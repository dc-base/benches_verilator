==> flow/design.v <==
module sync_fifo(
	input logic clk,
	input logic rst,
	input logic write,
	input logic read,
	input logic [31:0]wData,
	output logic [31:0]rdData,
	output logic empty,
	output logic full
	);
	bind sync_fifo asserts_sync_fifo test(clk, rst, write, read, wData, rdData, empty, full);
	logic [31:0] mem [0:7];
	logic [2:0]w_ptr;
	logic [2:0]r_ptr;
	byte count;
	assign full = count == 8;
	assign empty = count == 0;
	always@(posedge clk or negedge rst) begin
		if(~rst) begin
			r_ptr <= 0;
		end
		else if (read && ~empty) begin
			rdData <= mem[r_ptr];
			if(r_ptr == 7) begin
				r_ptr <= 0;
			end
			else begin
				r_ptr <= r_ptr + 1;
			end
		end 
	end
	always@(posedge clk or negedge rst) begin
		if(~rst) begin
			w_ptr <= 0;
		end
		else if (write && ~full) begin
			mem[w_ptr] <= wData;
			if(w_ptr == 7 && ~full) begin
				w_ptr <= 0;
			end
			else begin
				w_ptr <= w_ptr + 1;
			end 
		end
	end
	always@(posedge clk or negedge rst) begin
		if(~rst) begin
			count <= 0;
		end
		else if(read && !write && count != 0) begin
			count <= count - 1;
		end
		else if(write && !read && count != 8) begin
			count <= count + 1;
		end
	end 
endmodule 
# Step by step through the tools: sync_fifo
# What the tools print for sync_fifo, step after step.
# Line numbers count from 1 in the design file above.
# Operators carry their Yosys type and port widths (W data, S select, Z words).
# Cell names lack the library's common part.
# A cell with -- has no value.
# design
top_module,sync_fifo
clk_port,clk
library,sky130hd
corner,tt_025C_1v80

# Word-level counts
# Yosys after proc, flatten, opt, wreduce and memory -nomap, before mapping. Print and check cells are not counted. Equal cells are merged and count once.
# bits
register_bits,302
wordCells,62
# op_classes
add_sub_neg,4
equal,16
muxes,5
bitwise,2
reduce_and_logical,23
# ops
op,n
$pmux W32 S8,1
$eq A3 B3 Y1 const B,8
$reduce_and A3 Y1,8
$mux W8,2
$eq A3 B2 Y1 const B,4
$add A8 B2 Y8 const B,1
$sub A8 B2 Y8 const B,1
$eq A8 B5 Y1 const B,1
$ne A8 B5 Y1 const B,1
$logic_not A8 Y1,1
$reduce_bool A8 Y1,1
$logic_and A1 B1 Y1,7
$add A3 B1 Y3 const B,2
$eq A3 B1 Y1 const B,2
$logic_not A3 Y1,2
$mux W3,2
$not A1 Y1,2
$logic_not A1 Y1,2
$reduce_and A2 Y1,1
$reduce_bool A2 Y1,1

# Logic depth
# Longest topological path by Yosys (ltp), each cell counted once; first at word level (registers and memories cut), then after technology mapping (sequential cells cut; the memories' decode and read muxes count).
# depth
word_depth,5
ABC_AREA,0
mapped_depth,11
mapped_depth_nobuf,9

# Netlist
# The flow's flattened synthesis, as Yosys stat reports it; memories are mapped. The netlist is that of the ABC_AREA named above (0 if unset); the other value can give another one.
# types
cell,n,type_area_um2
edfxtp_1,288,8.65E+03
mux2_2,58,653.126
dfrtp_1,14,350.336
a222oi_1,32,320.307
a41oi_1,31,271.51
nand2_1,71,266.506
ha_1,18,225.216
nor2_1,43,161.405
clkbuf_1,20,75.072
buf_2,12,60.058
inv_1,15,56.304
o21ai_0,11,55.053
a22o_1,6,52.55
mux2_4,3,45.043
nand2b_1,5,31.28
a21o_1,4,30.029
mux2i_1,3,30.029
a221oi_1,3,26.275
# Other cell types: 28; their cells: 45.
# synth_totals
cells,682
area_mm2,0.01171
seqArea_mm2,0.0089986
flip_flops,302
buffers,34

# Worst setup path after synthesis
# OpenSTA on the mapped netlist: ideal clock, no wires. The path of least setup slack (recovery checks aside). Input and output delay are each 20% of the period. Register names are those of the netlist, which keeps one name where synthesis merged equal registers.
# synth_timing
path_kind,in2reg
startpoint,input port write
endpoint,register mem[0][0]
clock_period_ns,3.89
launch_ns,0.778
arrival_ns,3.278
required_time_ns,3.429
path_slack_ns,0.151
delay_ns,2.961
path_stages,3
synth_period_reached_ns,3.739
# "delay_ns" = arrival - input delay + setup time.
# "path_stages": output pins that drive a net of the path, with the launching flip-flop's if there is one; two outputs of one cell count as two.
# "synth_period_reached_ns" is the clock period less the worst setup slack; recovery checks do not enter. This is arithmetic on one report: input and output delays are still those of the set period (20% each).
# Between the ends stands the longest chain of elaborated cells between them, by number of cells; it is not shown to be the way that was timed. Of several equally long chains one is given.
# Each line given opens the expression or statement behind the cell; cells for indexed reads and writes are added by Yosys, which also makes memories of some case tables.
# synth_between
cell_sequence,inv_1 > a21o_1 > nor3_1
elab_chain_cells,2
cone_cells,2
cone_classes,2 x reduce/logical
# synth_lines
element,line,text
from (decl),4,"input logic write,"
$logic_and A1 B1 Y1,36,else if (write && ~full) begin
$reduce_and A3 Y1,--,
to (assign),37,mem[w_ptr] <= wData;
to (decl),12,logic [31:0] mem [0:7];

# Path in the finished layout
# Path of least setup slack in the final report of entry A (OpenROAD, finished layout, wires in). Where an end is a register, its clock arrival counts in the times.
# layout_timing
path_kind,reg2out
startpoint,register count[5]
endpoint,output port full
clock_period_ns,4.38
output_delay_ns,0.88
launch_ns,0.50
arrival_ns,2.31
required_time_ns,3.50
path_slack_ns,1.19
path_stages,4
# Between the ends stands the longest chain of elaborated cells between them, by number of cells; it is not shown to be the way that was timed. Of several equally long chains one is given.
# At most two assigning lines are given for a register; there are more.
# layout_between
cell_sequence,dfrtp_1 > or4_4 > nor3_1 > clkdlybuf4s50_1
elab_chain_cells,1
cone_cells,1
cone_classes,1 x eq/ne
# layout_lines
element,line,text
from (decl),15,byte count;
from (assign),51,count <= count - 1;
from (assign),54,count <= count + 1;
$eq A8 B5 Y1,16,assign full = count == 8;
to (decl),9,output logic full

Hand-over note for sync_fifo

Settings and measured results of 2 stored flow runs for module sync_fifo (sky130hd), not sorted in any way. The constraints put input and output delay at 20% of the set period each and load the outputs with 0.01 pF.
"achievedPeriod_ns" means the clock period less the worst setup slack. The figure is calculated, with input and output delays left at 20% of the set period.
"timing.worst_path_ns": the worst setup path's part of the clock period (all of it between registers, 20% less for each end at a port) less its slack. A launch clock that arrives late makes it longer, a capture clock that arrives late makes it shorter.
"power.total_uw" rests on the timing tool's default activity at the inputs, not on a simulated workload.

Entry A, flow files:
==> flow/run.sh <==
#!/bin/bash
# the make line also repeats the synthesis and layout settings of config.mk as NAME=value (left out here)
make -C /OpenROAD-flow-scripts/flow DESIGN_CONFIG=/design/flow/config.mk WORK_HOME=/design/flow/orfs CLKGATE_MAP_FILE= finish
==> flow/config.mk <==
export PLATFORM = sky130hd
export DESIGN_NAME = sync_fifo
export DESIGN_NICKNAME = sync_fifo
export VERILOG_FILES = /design/flow/design.v
export SDC_FILE = /design/flow/constraint.sdc
export NUM_CORES = 4
export LEC_CHECK = 0
export CAP_MARGIN = 15
export CORE_MARGIN = 8
export CORE_UTILIZATION = 26
export CTS_CLUSTER_SIZE = 38
export MAX_ROUTING_LAYER = met4
export PLACE_DENSITY_LB_ADDON = 0.28
export SETUP_SLACK_MARGIN = 0.71
export SLEW_MARGIN = 30
==> flow/constraint.sdc <==
create_clock -name core_clock -period 4.38 [get_ports {clk}]
set_input_delay 0.8760 -clock core_clock [delete_from_list [all_inputs] [get_ports {clk}]]
set_output_delay 0.8760 -clock core_clock [all_outputs]
set_load 0.01 [all_outputs]

==> results of entry A, as CSV <==
result,value
yosys_chip_area_mm2,0.01171
design_die_area_mm2,0.0520844
finish.stdcell_area_mm2,0.01432
util_pct,32.3
fin_ws_ns,1.195
tns_ns,0.000
timing.hold.ws_ns,0.555
power.total_uw,8689
achievedPeriod_ns,3.185
timing.worst_path_ns,2.31
worstPathKind,"reg2out"

Entry B, flow files:
==> flow/run.sh <==
#!/bin/bash
# the make line also repeats the synthesis and layout settings of config.mk as NAME=value (left out here)
make -C /OpenROAD-flow-scripts/flow DESIGN_CONFIG=/design/flow/config.mk WORK_HOME=/design/flow/orfs CLKGATE_MAP_FILE= finish
==> flow/config.mk <==
export PLATFORM = sky130hd
export DESIGN_NAME = sync_fifo
export DESIGN_NICKNAME = sync_fifo
export VERILOG_FILES = /design/flow/design.v
export SDC_FILE = /design/flow/constraint.sdc
export NUM_CORES = 4
export LEC_CHECK = 0
export CAP_MARGIN = 20
export CORE_MARGIN = 10
export CORE_UTILIZATION = 55
export CTS_CLUSTER_SIZE = 12
export GPL_ROUTABILITY_DRIVEN = 1
export MAX_ROUTING_LAYER = met5
export PLACE_DENSITY_LB_ADDON = 0.09
export SLEW_MARGIN = 40
==> flow/constraint.sdc <==
create_clock -name core_clock -period 7.81 [get_ports {clk}]
set_input_delay 1.5620 -clock core_clock [delete_from_list [all_inputs] [get_ports {clk}]]
set_output_delay 1.5620 -clock core_clock [all_outputs]
set_load 0.01 [all_outputs]

==> results of entry B, as CSV <==
result,value
yosys_chip_area_mm2,0.01171
design_die_area_mm2,0.0275278
finish.stdcell_area_mm2,0.0138495
util_pct,66.1
fin_ws_ns,3.912
tns_ns,0.000
timing.hold.ws_ns,0.579
power.total_uw,4645
achievedPeriod_ns,3.898
timing.worst_path_ns,2.34
worstPathKind,"reg2out"

End of note.
